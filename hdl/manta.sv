==> flow/design.v <==
package constants;
  parameter SYNTH_CYCLES = 512;
  parameter PDM_CYCLES = 8;
  parameter SYNTH_WIDTH = 24;
  parameter SYNTH_PHASE_ACC_BITS = 24;
  parameter N_FILTERS = 16;
  parameter MIDI_BYTES = 24;
endpackage
`default_nettype none
`timescale 1ns/1ps
module manta (
    input wire clk,
    input wire rx,
    output reg tx,
    input wire [31:0] mic_level,
    input wire [31:0] filtered);
    uart_rx #(.CLOCKS_PER_BAUD(32)) urx (
        .clk(clk),
        .rx(rx),
        .data_o(urx_brx_data),
        .valid_o(urx_brx_valid));
    reg [7:0] urx_brx_data;
    reg urx_brx_valid;
    bridge_rx brx (
        .clk(clk),
        .data_i(urx_brx_data),
        .valid_i(urx_brx_valid),
        .addr_o(brx_voxos_io_addr),
        .data_o(brx_voxos_io_data),
        .rw_o(brx_voxos_io_rw),
        .valid_o(brx_voxos_io_valid));
    reg [15:0] brx_voxos_io_addr;
    reg [15:0] brx_voxos_io_data;
    reg brx_voxos_io_rw;
    reg brx_voxos_io_valid;
    voxos_io voxos_io_inst (
        .bus_clk(clk),
        .user_clk(clk),
        .mic_level(mic_level),
        .filtered(filtered),
        .addr_i(brx_voxos_io_addr),
        .data_i(brx_voxos_io_data),
        .rw_i(brx_voxos_io_rw),
        .valid_i(brx_voxos_io_valid),
        .addr_o(),
        .data_o(voxos_io_btx_data),
        .rw_o(voxos_io_btx_rw),
        .valid_o(voxos_io_btx_valid));
    reg [15:0] voxos_io_btx_data;
    reg voxos_io_btx_rw;
    reg voxos_io_btx_valid;
    bridge_tx btx (
        .clk(clk),
        .data_i(voxos_io_btx_data),
        .rw_i(voxos_io_btx_rw),
        .valid_i(voxos_io_btx_valid),
        .data_o(btx_utx_data),
        .start_o(btx_utx_start),
        .done_i(utx_btx_done));
    reg [7:0] btx_utx_data;
    reg btx_utx_start;
    reg utx_btx_done;
    uart_tx #(.CLOCKS_PER_BAUD(32)) utx (
        .clk(clk),
        .data_i(btx_utx_data),
        .start_i(btx_utx_start),
        .done_o(utx_btx_done),
        .tx(tx));
endmodule
module uart_rx (
    input wire clk,
    input wire rx,
    output reg [7:0] data_o,
    output reg valid_o);
    parameter CLOCKS_PER_BAUD = 0;
    localparam IDLE = 0;
    localparam BIT_ZERO = 1;
    localparam STOP_BIT = 9;
    reg	[3:0] state = IDLE;
    reg	[15:0] baud_counter = 0;
    reg zero_baud_counter;
    assign zero_baud_counter = (baud_counter == 0);
    reg ck_uart = 1;
    reg	q_uart = 1;
    always @(posedge clk)
        { ck_uart, q_uart } <= { q_uart, rx };
    always @(posedge clk)
        if (state == IDLE) begin
            state <= IDLE;
            baud_counter <= 0;
            if (!ck_uart) begin
                state <= BIT_ZERO;
                baud_counter <= CLOCKS_PER_BAUD+CLOCKS_PER_BAUD/2-1'b1;
            end
        end
        else if (zero_baud_counter) begin
            state <= state + 1;
            baud_counter <= CLOCKS_PER_BAUD-1'b1;
            if (state == STOP_BIT) begin
                state <= IDLE;
                baud_counter <= 0;
            end
        end
        else baud_counter <= baud_counter - 1'b1;
    always @(posedge clk)
        if ( (zero_baud_counter) && (state != STOP_BIT) )
            data_o <= {ck_uart, data_o[7:1]};
    initial	valid_o = 1'b0;
    always @(posedge clk)
        valid_o <= ( (zero_baud_counter) && (state == STOP_BIT) );
endmodule
module bridge_rx (
    input wire clk,
    input wire [7:0] data_i,
    input wire valid_i,
    output reg [15:0] addr_o,
    output reg [15:0] data_o,
    output reg rw_o,
    output reg valid_o);
    initial addr_o = 0;
    initial data_o = 0;
    initial rw_o = 0;
    initial valid_o = 0;
    function [3:0] from_ascii_hex;
        input [7:0] c;
        if ((c >= 8'h30) && (c <= 8'h39)) from_ascii_hex = c - 8'h30;
        else if ((c >= 8'h41) && (c <= 8'h46)) from_ascii_hex = c - 8'h41 + 'd10;
        else from_ascii_hex = 0;
    endfunction
    function is_ascii_hex;
        input [7:0] c;
        if ((c >= 8'h30) && (c <= 8'h39)) is_ascii_hex = 1;  
        else if ((c >= 8'h41) && (c <= 8'h46)) is_ascii_hex = 1;  
        else is_ascii_hex = 0;
    endfunction
    reg [7:0] buffer [7:0];  
    localparam IDLE = 0;
    localparam READ = 1;
    localparam WRITE = 2;
    reg [1:0] state = 0;
    reg [3:0] byte_num = 0;
    always @(posedge clk) begin
        addr_o <= 0;
        data_o <= 0;
        rw_o <= 0;
        valid_o <= 0;
        if (state == IDLE) begin
            byte_num <= 0;
            if (valid_i) begin
                if (data_i == "R") state <= READ;
                if (data_i == "W") state <= WRITE;
           end
        end
        else begin
            if (valid_i) begin
                byte_num <= byte_num + 1;
                buffer[byte_num] <= data_i;
                if(state == READ) begin
                    if(byte_num < 4) begin
                        if(!is_ascii_hex(data_i)) state <= IDLE;
                    end
                    else if(byte_num == 4) begin
                        state <= IDLE;
                        if((data_i == 8'h0D) || (data_i == 8'h0A)) begin
                            addr_o <=   (from_ascii_hex(buffer[0]) << 12) |
                                        (from_ascii_hex(buffer[1]) << 8)  |
                                        (from_ascii_hex(buffer[2]) << 4)  |
                                        (from_ascii_hex(buffer[3]));
                            data_o <= 0;
                            rw_o <= 0;
                            valid_o <= 1;
                        end
                    end
                end
                if(state == WRITE) begin
                    if(byte_num < 8) begin
                        if(!is_ascii_hex(data_i)) state <= IDLE;
                    end
                    else if(byte_num == 8) begin
                        state <= IDLE;
                        if((data_i == 8'h0A) || (data_i == 8'h0D)) begin
                            addr_o <=   (from_ascii_hex(buffer[0]) << 12) |
                                        (from_ascii_hex(buffer[1]) << 8)  |
                                        (from_ascii_hex(buffer[2]) << 4)  |
                                        (from_ascii_hex(buffer[3]));
                            data_o <=   (from_ascii_hex(buffer[4]) << 12) |
                                        (from_ascii_hex(buffer[5]) << 8)  |
                                        (from_ascii_hex(buffer[6]) << 4)  |
                                        (from_ascii_hex(buffer[7]));
                            rw_o <= 1;
                            valid_o <= 1;
                        end
                    end
                end
            end
        end
    end
endmodule
module voxos_io (
    input wire bus_clk,
    input wire user_clk,
    input wire [31:0] mic_level,
    input wire [31:0] filtered,
    input wire [15:0] addr_i,
    input wire [15:0] data_i,
    input wire rw_i,
    input wire valid_i,
    output reg [15:0] addr_o,
    output reg [15:0] data_o,
    output reg rw_o,
    output reg valid_o
    );
    parameter BASE_ADDR = 0;
    reg strobe = 0;
    reg [31:0] mic_level_buf = 0;
    reg [31:0] filtered_buf = 0;
    initial begin
    end
    always @(posedge user_clk) begin
        if(strobe) begin
            mic_level_buf <= mic_level;
            filtered_buf <= filtered;
        end
    end
    always @(posedge bus_clk) begin
        addr_o <= addr_i;
        data_o <= data_i;
        rw_o <= rw_i;
        valid_o <= valid_i;
        if( (valid_i) && (addr_i >= BASE_ADDR) && (addr_i <= BASE_ADDR + 4)) begin
            if(!rw_i) begin
                case (addr_i)
                    BASE_ADDR + 0: data_o <= strobe;
                    BASE_ADDR + 1: data_o <= mic_level_buf[15:0];
                    BASE_ADDR + 2: data_o <= mic_level_buf[31:16];
                    BASE_ADDR + 3: data_o <= filtered_buf[15:0];
                    BASE_ADDR + 4: data_o <= filtered_buf[31:16];
                endcase
            end
            else begin
                case (addr_i)
                    BASE_ADDR + 0: strobe <= data_i;
                endcase
            end
        end
    end
endmodule
module bridge_tx (
    input wire clk,
    input wire [15:0] data_i,
    input wire rw_i,
    input wire valid_i,
    output reg [7:0] data_o,
    output reg start_o,
    input wire done_i);
    function [7:0] to_ascii_hex;
        input [3:0] n;
        to_ascii_hex = (n < 10) ? (n + 8'h30) : (n + 8'h41 - 'd10);
    endfunction
    localparam PREAMBLE = "D";
    localparam CR = 8'h0D;
    localparam LF = 8'h0A;
    reg busy = 0;
    reg [15:0] buffer = 0;
    reg [3:0] count = 0;
    assign start_o = busy;
    always @(posedge clk) begin
        if (!busy) begin
            if (valid_i && !rw_i) begin
                busy <= 1;
                buffer <= data_i;
            end
        end
        if (busy) begin
            if(done_i) begin
                count <= count + 1;
                if (count > 5) begin
                    count <= 0;
                    if (valid_i && !rw_i) buffer <= data_i;
                    else busy <= 0;
                end
            end
        end
    end
    always @(*) begin
        case (count)
            0: data_o = PREAMBLE;
            1: data_o = to_ascii_hex(buffer[15:12]);
            2: data_o = to_ascii_hex(buffer[11:8]);
            3: data_o = to_ascii_hex(buffer[7:4]);
            4: data_o = to_ascii_hex(buffer[3:0]);
            5: data_o = CR;
            6: data_o = LF;
            default: data_o = 0;
        endcase
    end
endmodule
module uart_tx (
	input wire clk,
	input wire [7:0] data_i,
	input wire start_i,
	output reg done_o,
	output reg tx);
	parameter CLOCKS_PER_BAUD = 0;
	reg [$clog2(CLOCKS_PER_BAUD)-1:0] baud_counter = 0;
	reg [8:0] buffer = 0;
	reg [3:0] bit_index = 0;
	initial done_o = 1;
	initial tx = 1;
	always @(posedge clk) begin
		if (start_i && done_o) begin
			baud_counter <= CLOCKS_PER_BAUD - 1;
			buffer <= {1'b1, data_i};
			bit_index <= 0;
			done_o <= 0;
			tx <= 0;
		end
		else if (!done_o) begin
			baud_counter <= baud_counter - 1;
			done_o <= (baud_counter == 1) && (bit_index == 9);
			if (baud_counter == 0) begin
				baud_counter <= CLOCKS_PER_BAUD - 1;
				if (bit_index < 9) begin
					tx <= buffer[bit_index];
					bit_index <= bit_index + 1;
				end
				else begin
					if(start_i) begin
						buffer <= {1'b1, data_i};
						bit_index <= 0;
						tx <= 0;
					end
					else done_o <= 1;
				end
			end
		end
	end
endmodule
`default_nettype wire
Step by step through the tools: manta
The steps from the RTL of manta to its reports follow in flow order.
Lines are those of the file above, counted from 1.
Operators carry their Yosys type and port widths (W data, S select, Z words).
Cell names lack the library's common part.
{ "setup": {"design": "manta", "clk_port": "clk", "lib": "sky130hd", "pvt_corner": "tt_025C_1v80"} }

After elaboration
Counts by Yosys on the flattened word-level netlist (proc, flatten, opt, wreduce; memories kept). Register bits leave out memories and registers merged into their read ports (data or address). Print and check cells are left out. Cells with the same type and inputs are merged into one.
Memory sizes are those after Yosys's memory passes, which may raise the word count (mostly to a power of two), join words into wider ones and drop unused or constant bits.
{ "op_classes": {"n_addsub": 42, "multipliers": 0, "div": 0, "cmp": 46, "eq_ne": 25, "shifts": 1, "mux": 171, "logic": 15, "reduce_logical": 46} }
{ "ops": {"columns": ["cell", "n"], "rows": [
  ["$mux W4", 89],
  ["$mux W16", 18],
  ["$mux W8", 11],
  ["$pmux W16 S5", 1],
  ["$ge A8 B6 Y1 const B", 9],
  ["$le A8 B6 Y1 const B", 9],
  ["$ge A8 B7 Y1 const B", 9],
  ["$le A8 B7 Y1 const B", 9],
  ["$sub A4 B1 Y4 const B", 16],
  ["$pmux W8 S7", 1],
  ["$or A16 B12 Y16", 3],
  ["$or A16 B4 Y16", 3],
  ["$or A16 B8 Y16", 3],
  ["$mux W1", 33],
  ["$eq A16 B2 Y1 const B", 2],
  ["$logic_not A16 Y1", 2],
  ["$add A4 B4 Y4 const B", 8],
  ["$add A4 B7 Y8 const B", 4],
  ["$sub A8 B4 Y8 const B", 4],
  ["$add A4 B6 Y7 const B", 4],
  ["$mux W2", 13],
  ["$logic_and A1 B1 Y1", 25],
  ["$lt A4 B4 Y1 const B", 6],
  ["$sub A16 B1 Y16 const B", 1],
  ["$ge A16 B1 Y1 const B", 1],
  ["$eq A16 B1 Y1 const B", 1],
  ["$le A16 B3 Y1 const B", 1],
  ["$eq A16 B3 Y1 const B", 1]
]} }
Not listed: further kinds 34, cells in them 59.
{ "word_totals": {"ff_bits": 195, "latch_bits": 0, "ram_bits": 64, "romBits": 0, "memories": 1, "input_bits": 66, "word_cells": 374} }
{ "mem_list": {"columns": ["memory", "size", "word_bits", "line", "text"], "rows": [
  ["brx.buffer", 8, 8, 136, "reg [7:0] buffer [7:0];"]
]} }

Depth
Longest topological path by Yosys (ltp), each cell counted once; first at word level (registers and memories cut), then after technology mapping (sequential cells cut; the memories' decode and read muxes count).
{ "logic_depth": {"ltp_word": 21, "ABC_AREA": 1, "ltp_mapped": 11} }

Netlist
Source: synth_stat.txt of the flow (Yosys; design flattened, memories mapped). It holds for the ABC_AREA given above (unset counts as 0); a run with the other value may have another netlist.
{ "mapped": {"stdcells": 1152, "synth_area_um2": 11492.3, "seq_area_um2": 6706.4, "ffs": 258} }
{ "by_type": {"columns": ["cell", "n", "type_area_um2"], "rows": [
  ["edfxtp_1", 154, 4.62E+03],
  ["dfxtp_1", 104, 2.08E+03],
  ["nand2_1", 162, 608.083],
  ["ha_1", 47, 588.064],
  ["inv_1", 147, 551.779],
  ["nor2_1", 127, 476.707],
  ["nand4_1", 76, 475.456],
  ["a21oi_1", 56, 280.269],
  ["nand3_1", 45, 225.216],
  ["o21ai_0", 37, 185.178],
  ["nor3_1", 23, 115.11],
  ["nor2_2", 18, 112.608],
  ["nand4_2", 8, 100.096],
  ["or2_1", 16, 100.096],
  ["o21ai_1", 16, 80.077],
  ["o211ai_1", 9, 67.565],
  ["xor2_1", 7, 61.309],
  ["buf_2", 12, 60.058]
]} }
Not listed: further types 34, cells in them 88.

Path before layout
Source: OpenSTA report_checks on the synthesized netlist (no wires, ideal clock, input and output delay 20% of the period each), path of least setup slack; recovery checks are left aside. Register names are those of the netlist, which keeps one name where synthesis merged equal registers.
{ "synth_path": {"path_kind": "reg-to-reg", "from": "register voxos_io_inst.strobe", "to": "register voxos_io_inst.data_o[0]", "tclk_ns": 3.86, "arrival_time_ns": 2.054, "required_time_ns": 3.804, "path_slack_ns": 1.750, "delay_ns": 2.110, "driving_pins": 7, "n_path_buf": 0, "period_less_setup_slack_ns": 2.11} }
"delay_ns" is the arrival time less input delay plus setup time.
"driving_pins": output pins that drive a net of the path, with the launching flip-flop's if there is one; two outputs of one cell count as two.
"period_less_setup_slack_ns" is the clock period less the worst setup slack; recovery checks do not enter. This is arithmetic on one report: input and output delays are still those of the set period (20% each).
Between the ends stands the longest chain of elaborated cells between them, by number of cells; it is not shown to be the way that was timed. Of several equally long chains one is given.
A line is the first line of the expression or statement that the cell stems from. Yosys adds cells for indexed reads and writes and turns some case tables into memories.
At most two assigning lines are given for a register; there are more.
{ "synth_between": {"cell_sequence": "edfxtp_1 > inv_1 > nor2_1 > nor2_1 > nand4_1 > nand2_1 > inv_1", "elab_chain_len": 3, "cone_cells": 3, "cone_classes": "mux (3)"} }
{ "synth_rtl": {"columns": ["element", "line", "text"], "rows": [
  ["start, declared", 214, "reg strobe = 0;"],
  ["start, assigned", 242, "BASE_ADDR + 0: strobe <= data_i;"],
  ["$pmux W16 S5", 232, "case (addr_i)"],
  ["$mux W16", 231, "if(!rw_i) begin"],
  ["$mux W16", 230, "if( (valid_i) && (addr_i >= BASE_ADDR) && (addr_i <= BASE_ADDR + 4)) begin"],
  ["end, assigned", 227, "data_o <= data_i;"],
  ["end, assigned", 233, "BASE_ADDR + 0: data_o <= strobe;"],
  ["end, declared", 209, "output reg [15:0] data_o,"]
]} }

Path in the finished layout
From the final timing report of record 1: the path of least setup slack in the routed layout; clock arrival at registers is part of the times.
{ "layout_path": {"path_kind": "reg-to-reg", "from": "register btx.count[0]", "to": "register btx.buffer[6]", "tclk_ns": 4.61, "arrival_time_ns": 2.91, "required_time_ns": 5.05, "path_slack_ns": 2.14, "driving_pins": 8, "n_path_buf": 0} }
Between the ends stands the longest chain of elaborated cells between them, by number of cells; it is not shown to be the way that was timed. Of several equally long chains one is given.
{ "layout_between": {"cell_sequence": "edfxtp_1 > ha_1 > nor3_1 > or2_1 > nand3_1 > nand2_1 > nand2_1 > o21ai_1", "elab_chain_len": 4, "cone_cells": 4, "cone_classes": "compare (1); mux (3)"} }
{ "layout_rtl": {"columns": ["element", "line", "text"], "rows": [
  ["start, declared", 265, "reg [3:0] count = 0;"],
  ["start, assigned", 276, "count <= count + 1;"],
  ["start, assigned", 278, "count <= 0;"],
  ["$gt A4 B3 Y1", 277, "if (count > 5) begin"],
  ["$mux W16", 277, null],
  ["$mux W16", 275, "if(done_i) begin"],
  ["$mux W16", 274, "if (busy) begin"],
  ["end, assigned", 271, "buffer <= data_i;"],
  ["end, assigned", 279, "if (valid_i && !rw_i) buffer <= data_i;"],
  ["end, declared", 264, "reg [15:0] buffer = 0;"]
]} }

==> runs of manta <==
Design manta on sky130hd. What follows are 2 stored runs of the flow, each under its own settings; their order means nothing. The constraints put input and output delay at 20% of the set period each and load the outputs with 0.01 pF.
"achieved clock period (ns)" = clock period - worst setup slack. The figure is calculated, with input and output delays left at 20% of the set period.
"worst setup path time (ns)" is the time allowed to the run's worst setup path (the clock period less input and output delay, where it has them) less its slack. Clock arrival times count: a late capture clock shortens it, a late launch clock lengthens it.
"finish__power__total" rests on the timing tool's default activity at the inputs, not on a simulated workload.

settings of record 1
{
  "period_ns": 4.61,
  "CORE_UTILIZATION": 60,
  "SETUP_SLACK_MARGIN": 0.55,
  "PLACE_DENSITY_LB_ADDON": 0.2,
  "CORE_ASPECT_RATIO": 1.52,
  "CELL_PAD_IN_SITES_GLOBAL_PLACEMENT": 0,
  "TNS_END_PERCENT": 10,
  "ABC_AREA": 1,
  "GPL_TIMING_DRIVEN": 1,
  "GPL_ROUTABILITY_DRIVEN": 0,
  "CTS_CLUSTER_DIAMETER": 258,
  "MIN_ROUTING_LAYER": "met1",
  "CAP_MARGIN": 20,
  "CORE_MARGIN": 2,
  "SLEW_MARGIN": 20
}
report of record 1
yosys chip area after synthesis (um^2): 11492.3
finish__design__die__area: 20301.0
finish__design__instance__area__stdcell: 13151.4
finish__design__instance__utilization: 0.6977
finish__timing__setup__ws: 2.140
finish__timing__setup__tns: 0.000
finish__timing__hold__ws: 0.335
finish__power__total: 4.486e-03
achieved clock period (ns): 2.470
worst setup path time (ns): 2.47
worst setup path kind: reg-to-reg

settings of record 2
{
  "period_ns": 1.6,
  "CORE_UTILIZATION": 62,
  "SETUP_SLACK_MARGIN": -0.07,
  "CORE_ASPECT_RATIO": 0.58,
  "GPL_TIMING_DRIVEN": 1,
  "GPL_ROUTABILITY_DRIVEN": 1,
  "CAP_MARGIN": 20,
  "CORE_MARGIN": 2,
  "SLEW_MARGIN": 20
}
report of record 2
yosys chip area after synthesis (um^2): 10976.8
finish__design__die__area: 18824.9
finish__design__instance__area__stdcell: 14804.2
finish__design__instance__utilization: 0.8672
finish__timing__setup__ws: -0.363
finish__timing__setup__tns: -29.944
finish__timing__hold__ws: 0.229
finish__power__total: 1.440e-02
achieved clock period (ns): 1.963
worst setup path time (ns): 1.96
worst setup path kind: reg-to-reg
