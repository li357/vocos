==> flow/design.v <==
package constants;
  parameter SYNTH_CYCLES = 512;
  parameter PDM_CYCLES = 8;
  parameter SYNTH_WIDTH = 24;
  parameter SYNTH_PHASE_ACC_BITS = 24;
  parameter N_FILTERS = 16;
  parameter MIDI_BYTES = 24;
endpackage
`default_nettype none
`timescale 1ns / 1ps
module lsfr31(
    input wire clk_in,
    input wire rst_in,
    output logic [30:0] data_out
);
    logic feedback;
    assign feedback = data_out[30] ^ data_out[5] ^ data_out[3] ^ data_out[1];
    always_ff @(posedge clk_in) begin
        if (rst_in) data_out <= ~31'b0;
        else data_out <= {data_out[29:0], feedback};
    end
endmodule
`default_nettype wire
# From RTL to reports: lsfr31
# Tool output for the design above, in the order of the flow.
# Lines are those of the file above, counted from 1.
# Cell names lack the library's common part.
# The mark n/a stands for no value.
dict set report design {
  top {lsfr31}
  clk_port {clk_in}
  lib {sky130hd}
  pvt_corner {tt_025C_1v80}
}

# Word-level counts
# Counts by Yosys on the flattened word-level netlist (proc, flatten, opt, wreduce; memories kept). Register bits leave out memories and registers merged into their read ports (data or address); mux counts leave out enables and synchronous resets folded into registers. Print and check cells are left out. Cells with the same type and inputs are merged into one.
dict set report bits {
  ram_bits 0
  in_bits 2
  memories 0
  word_cells 4
  clocked_rd_ports_x_width 0
  rom_bits 0
  output_inout_bits 31
  latchBits 0
  reg_bits 31
}
dict set report op_classes {
  reduce_and_logical 0
  add_sub_neg 0
  n_logic 3
  eq_ne 0
  n_cmp 0
  n_mul 0
  n_div 0
  shift 0
  mux 0
}
# op count
set op_table {}
lappend op_table {{XOR 1 bit} 3}

# Depth
# Longest topological path by Yosys (ltp), each cell counted once; first at word level (registers and memories cut), then after technology mapping (sequential cells cut; the memories' decode and read muxes count).
dict set report logic_depth {
  ltp_word 3
  abc_area 0
  mapped_depth 3
}

# After synthesis
# Source: synth_stat.txt of the flow (Yosys; design flattened, memories mapped). It holds for the ABC_AREA given above (unset counts as 0); a run with the other value may have another netlist.
# The area totals of this step are shown rounded.
# type count area_total_um2
set types {}
lappend types {dfxtp_1 31 620.595}
lappend types {or2_1 29 181.424}
lappend types {xor2_1 2 17.517}
lappend types {buf_2 3 15.014}
lappend types {xnor2_1 1 8.758}
lappend types {nand2b_1 1 6.256}
lappend types {or2_2 1 6.256}
dict set report mapped {
  mapped_cells 68
  area_um2 856
  seq_area_um2 621
  flip_flops 31
}

# Timing after synthesis
# OpenSTA on the mapped netlist: ideal clock, no wires. The path of least setup slack (recovery checks aside). Input and output delay are each 20% of the period. Register names are those of the netlist, which keeps one name where synthesis merged equal registers.
dict set report synth_path {
  path_kind {flip-flop to flip-flop}
  start {register data_out[3]}
  end {register data_out[0]}
  path_slack_ps -20
  arrival_ps 739
  path_delay_ps 856
  path_stages 4
  launch_ps 0
  setup_time_ps 117
  path_buffers 0
  required_ps 718
  clock_period_ps 835
  synth_period_reached_ps 855
}
# "path_delay_ps" = arrival - input delay + setup time.
# "path_stages": output pins that drive a net of the path, with the launching flip-flop's if there is one; two outputs of one cell count as two.
# "synth_period_reached_ps" is the clock period less the worst setup slack; recovery checks do not enter. This is arithmetic on one report: input and output delays are still those of the set period (20% each).
# Between the ends stands the longest chain of elaborated cells between them, by number of cells; it is not shown to be the way that was timed. Of several equally long chains one is given.
# Each line given opens the expression or statement behind the cell; cells for indexed reads and writes are added by Yosys, which also makes memories of some case tables.
dict set report synth_between {
  cell_sequence {dfxtp_1 > xor2_1 > xnor2_1 > nand2b_1}
  elab_chain_cells 2
  cells_between 2
  cone_lines 1
  classes_between {logic (2)}
}
# item line_no
set synth_lines {}
lappend synth_lines {{start: declaration} 14} ;# output logic [30:0] data_out
lappend synth_lines {{start: assignment} 19} ;# if (rst_in) data_out <= ~31'b0;
lappend synth_lines {{start: assignment} 20} ;# else data_out <= {data_out[29:0], feedback};
lappend synth_lines {{XOR 1 bit x2} 17} ;# assign feedback = data_out[30] ^ data_out[5] ^ data_out[3] ^ data_out[1];
lappend synth_lines {{end: assignment} 19}
lappend synth_lines {{end: assignment} 20}
lappend synth_lines {{end: declaration} 14}

# Worst path after layout
# Path of least setup slack in the final report of flow run A (OpenROAD, finished layout, wires in). Where an end is a register, its clock arrival counts in the times.
# The report prints the path's times to 10 ps; the period is as set.
dict set report layout_path {
  path_kind {flip-flop to flip-flop}
  start {register data_out[3]}
  end {register data_out[0]}
  clock_period_ps 896
  arrival_ps 1140
  path_buffers 1
  required_ps 1090
  path_slack_ps -50
  path_stages 5
  launch_ps 300
  setup_time_ps 100
}
# Between the ends stands the longest chain of elaborated cells between them, by number of cells; it is not shown to be the way that was timed. Of several equally long chains one is given.
dict set report layout_between {
  cell_sequence {dfxtp_2 > buf_6 > xor2_2 > xnor2_1 > nand2b_1}
  elab_chain_cells 2
  cells_between 2
  cone_lines 1
  classes_between {logic (2)}
}
# item line_no
set layout_lines {}
lappend layout_lines {{start: declaration} 14} ;# output logic [30:0] data_out
lappend layout_lines {{start: assignment} 19} ;# if (rst_in) data_out <= ~31'b0;
lappend layout_lines {{start: assignment} 20} ;# else data_out <= {data_out[29:0], feedback};
lappend layout_lines {{XOR 1 bit x2} 17} ;# assign feedback = data_out[30] ^ data_out[5] ^ data_out[3] ^ data_out[1];
lappend layout_lines {{end: assignment} 19}
lappend layout_lines {{end: assignment} 20}
lappend layout_lines {{end: declaration} 14}

; Design lsfr31 on sky130hd. What follows are 2 stored runs of the flow, each under its own settings; their order means nothing. The constraints put input and output delay at 20% of the set period each and load the outputs with 0.01 pF.
; "final_power_mw" is the tool's figure for a default switching activity; nothing was simulated.
; The results are shown rounded.

[flow run A: settings]
period_ns = 0.896
CORE_UTILIZATION = 37
SETUP_SLACK_MARGIN = 0.22
PLACE_DENSITY = 0.42
CELL_PAD_IN_SITES_DETAIL_PLACEMENT = 0
CTS_CLUSTER_SIZE = 57
CTS_CLUSTER_DIAMETER = 354
MIN_ROUTING_LAYER = met1
CAP_MARGIN = 20
CORE_MARGIN = 2
SLEW_MARGIN = 20
[flow run A: results]
final_power_mw = 2.15
setup_worst_slack_ps = -45
worst_hold_slack_ps = 415
synth_chip_area_um2 = 856
finalUtil_pct = 65.1
dieArea_um2 = 2710
fin_tns_ps = -768

[flow run B: settings]
period_ns = 1.63
CORE_UTILIZATION = 72
SETUP_SLACK_MARGIN = 0.41
CORE_MARGIN = 6
CELL_PAD_IN_SITES_GLOBAL_PLACEMENT = 3
TNS_END_PERCENT = 100
GPL_ROUTABILITY_DRIVEN = 0
CTS_CLUSTER_SIZE = 26
CAP_MARGIN = 25
MAX_ROUTING_LAYER = met5
SLEW_MARGIN = 20
[flow run B: results]
outcome = unfinished; error GPL-0301 in placement
