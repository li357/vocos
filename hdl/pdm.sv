==> flow/design.v <==
package constants;
  parameter SYNTH_CYCLES = 512;
  parameter PDM_CYCLES = 8;
  parameter SYNTH_WIDTH = 24;
  parameter SYNTH_PHASE_ACC_BITS = 24;
  parameter N_FILTERS = 16;
  parameter MIDI_BYTES = 24;
endpackage
`timescale 1 ns / 1 ps
`default_nettype none
module pdm #(parameter WIDTH = 16)
(
  input wire clk_in,
  input wire [WIDTH-1:0] data_in,
  input wire rst_in,
  output logic data_out
);
  localparam MAX = 2 ** WIDTH - 1;
  logic [WIDTH-1:0] error_0;
  logic [WIDTH-1:0] error_1;
  logic [WIDTH-1:0] error;
  always @(posedge clk_in) begin
    error_1 <= error + MAX - data_in;
    error_0 <= error - data_in;
  end
  always_ff @(posedge clk_in) begin
    if (rst_in) begin
      data_out <= 0;
      error <= 0;
    end else if (data_in >= error) begin
      data_out <= 1;
      error <= error_1;
    end else begin
      data_out <= 0;
      error <= error_0;
    end
  end
endmodule
`default_nettype wire
== Step by step through the tools: pdm ==
The steps from the RTL of pdm to its reports follow in flow order.
Line numbers count from 1 in the design file above.
Operators carry their Yosys type and port widths (W data, S select, Z words).
Library cell names are shortened.
The mark - stands for no value.

* Top: pdm
* Clock input: clk_in
* Cell library: sky130hd
* Timing corner: tt_025C_1v80

== Word level ==
Yosys after proc, flatten, opt, wreduce and memory -nomap, before mapping. Enables and synchronous resets that opt folds into registers are not counted as muxes. Memory bits, and registers merged into a memory's read port (data or address), are not among the register bits. Print and check cells are not counted. Equal cells are merged and count once.

* Register bits: 49
* Output and inout bits: 1
* Cells after elaboration: 10

* $add $sub $neg: 3
* Magnitude comparators: 1
* Multiplexer cells: 2

{| class="wikitable"
|+ Operator list
! cell !! number
|-
| $sub A16 B16 Y16 || 2
|-
| $add A16 B16 Y16 const B || 1
|-
| $ge A16 B16 Y1 || 1
|-
| $mux W16 || 1
|-
| $mux W1 || 1
|}

== Logic depth ==
Longest topological path by Yosys (ltp), each cell counted once; first at word level (registers and memories cut), then after technology mapping (sequential cells cut; the memories' decode and read muxes count).

* Depth in word-level cells: 2
* ABC_AREA: 0
* Gate-level depth with buffers: 11
* Depth with buffers taken out: 8

== After synthesis ==
Yosys stat after the flow's synthesis: flattened, memories mapped to cells. It holds for the ABC_AREA given above (unset counts as 0); a run with the other value may have another netlist.

* Mapped cells: 287
* Synthesis area: 2636.3 µm²
* Area of sequential cells: 980.9 µm²
* Flip-flop cells: 49

{| class="wikitable"
|+ Cell types
! type !! number
|-
| dfxtp_1 || 49
|-
| ha_1 || 17
|-
| nand2b_1 || 33
|-
| mux2i_1 || 16
|-
| xnor2_1 || 18
|-
| a21oi_1 || 26
|-
| inv_1 || 26
|-
| xor2_1 || 8
|-
| o21ai_0 || 12
|-
| buf_2 || 9
|-
| nor2_1 || 12
|-
| o21a_1 || 6
|-
| fa_1 || 2
|-
| buf_6 || 3
|-
| nand2_1 || 9
|-
| nand3_1 || 6
|-
| o221ai_4 || 1
|-
| o211ai_1 || 3
|}

Other cell types: 20; their cells: 31.

== Path before layout ==
Source: OpenSTA report_checks on the synthesized netlist (no wires, ideal clock, input and output delay 20% of the period each), path of least setup slack; recovery checks are left aside. Register names are those of the netlist, which keeps one name where synthesis merged equal registers.

* Path type: in2reg
* From: in data_in[5]
* To: reg error[10]
* Period: 3290 ps
* Library setup time: 72 ps
* Arrival: 2259 ps
* Slack: 960 ps
* Path delay: 1673 ps
* Driving pins on the path: 10
* Buffers on the path: 3
* Synthesis period reached: 2330 ps

"path delay" is the arrival time less input delay plus setup time.
"driving pins on the path" counts driving pins, that of a launching flip-flop among them; a cell with two outputs on the path counts twice.
"synthesis period reached" is the clock period less the worst setup slack; recovery checks do not enter. This is arithmetic on one report: input and output delays are still those of the set period (20% each).
The rows between start and end are the longest chain of elaborated cells between them; the timing report does not say that the signal goes this way. Where chains are equally long, one stands for them.
A line is the first line of the expression or statement that the cell stems from. Yosys adds cells for indexed reads and writes and turns some case tables into memories.
At most two assigning lines are given for a register; there are more.

* Path through: inv_1 ha_1 buf_2 a21oi_1 o221ai_4 o21ai_1 a22o_1 buf_6 buf_12 mux2i_1
* Length of the longest elaborated chain: 2
* Elaborated cells on any way between the ends: 2
* RTL lines with such cells: 1

{| class="wikitable"
|+ RTL lines, path after synthesis
! element !! RTL line !! source
|-
| from (decl) || 14 || <nowiki>input wire [WIDTH-1:0] data_in,</nowiki>
|-
| $ge A16 B16 Y1 || 30 || <nowiki>end else if (data_in >= error) begin</nowiki>
|-
| $mux W16 || 30 ||
|-
| to (assign) || 32 || <nowiki>error <= error_1;</nowiki>
|-
| to (assign) || 35 || <nowiki>error <= error_0;</nowiki>
|-
| to (decl) || 21 || <nowiki>logic [WIDTH-1:0] error;</nowiki>
|}

== Path in the finished layout ==
From the final timing report of record 1: the path of least setup slack in the routed layout; clock arrival at registers is part of the times.
The report prints the path's times to 10 ps; the period is as set.

* Path type: in2reg
* From: in data_in[9]
* To: reg error_0[13]
* Period: 2430 ps
* Library setup time: 90 ps
* Arrival: 2670 ps
* Slack: -20 ps
* Driving pins on the path: 10
* Buffers on the path: 2

The rows between start and end are the longest chain of elaborated cells between them; the timing report does not say that the signal goes this way. Where chains are equally long, one stands for them.

* Path through: clkdlybuf4s50_1 inv_1 ha_1 buf_4 o21a_1 o211ai_1 a21oi_1 a211oi_2 o21ai_0 xor2_1
* Length of the longest elaborated chain: 1
* Elaborated cells on any way between the ends: 1
* RTL lines with such cells: 1

{| class="wikitable"
|+ RTL lines, path post-layout
! element !! RTL line !! source
|-
| from (decl) || 14 || <nowiki>input wire [WIDTH-1:0] data_in,</nowiki>
|-
| $sub A16 B16 Y16 || 24 || <nowiki>error_0 <= error - data_in;</nowiki>
|-
| to (assign) || 24 ||
|-
| to (decl) || 19 || <nowiki>logic [WIDTH-1:0] error_0;</nowiki>
|}

FLOW RESULTS
============

pdm through Yosys and OpenROAD on sky130hd: 2 stored runs, unordered, with their settings and measured results. The constraints put input and output delay at 20% of the set period each and load the outputs with 0.01 pF.
"clock period achieved": clock period set for the run, less the worst setup slack. It is reckoned from that one timing run; input and output delays stay at 20% of the period that was set.

=== Record 1 ===
{| class="wikitable"
! Setting !! Value
|-
| period_ns || 2.43
|-
| CORE_UTILIZATION || 71
|-
| SETUP_SLACK_MARGIN || 0.03
|-
| PLACE_DENSITY_LB_ADDON || 0.11
|-
| TNS_END_PERCENT || 10
|-
| CAP_MARGIN || 40
|-
| CORE_MARGIN || 2
|-
| SLEW_MARGIN || 20
|-
! Result !! Value
|-
| Full die area || 4216.6 µm²
|-
| Worst hold slack || 472 ps
|-
| Clock period achieved || 2451 ps
|-
| Post-route setup TNS || -26 ps
|-
| Lowest setup slack || -21 ps
|-
| Standard-cell area after layout || 3380.7 µm²
|-
| Chip area in the Yosys report || 2636.3 µm²
|}

=== Record 2 ===
{| class="wikitable"
! Setting !! Value
|-
| period_ns || 2.66
|-
| CORE_UTILIZATION || 22
|-
| PLACE_DENSITY || 0.78
|-
| CELL_PAD_IN_SITES_GLOBAL_PLACEMENT || 1
|-
| CELL_PAD_IN_SITES_DETAIL_PLACEMENT || 0
|-
| SLEW_MARGIN || 35
|-
| MIN_ROUTING_LAYER || met2
|-
| CAP_MARGIN || 20
|-
| CORE_MARGIN || 2
|-
! Result !! Value
|-
| Full die area || 12874.3 µm²
|-
| Worst hold slack || 447 ps
|-
| Clock period achieved || 2471 ps
|-
| Post-route setup TNS || 0 ps
|-
| Lowest setup slack || 189 ps
|-
| Standard-cell area after layout || 3424.5 µm²
|-
| Chip area in the Yosys report || 2636.3 µm²
|}
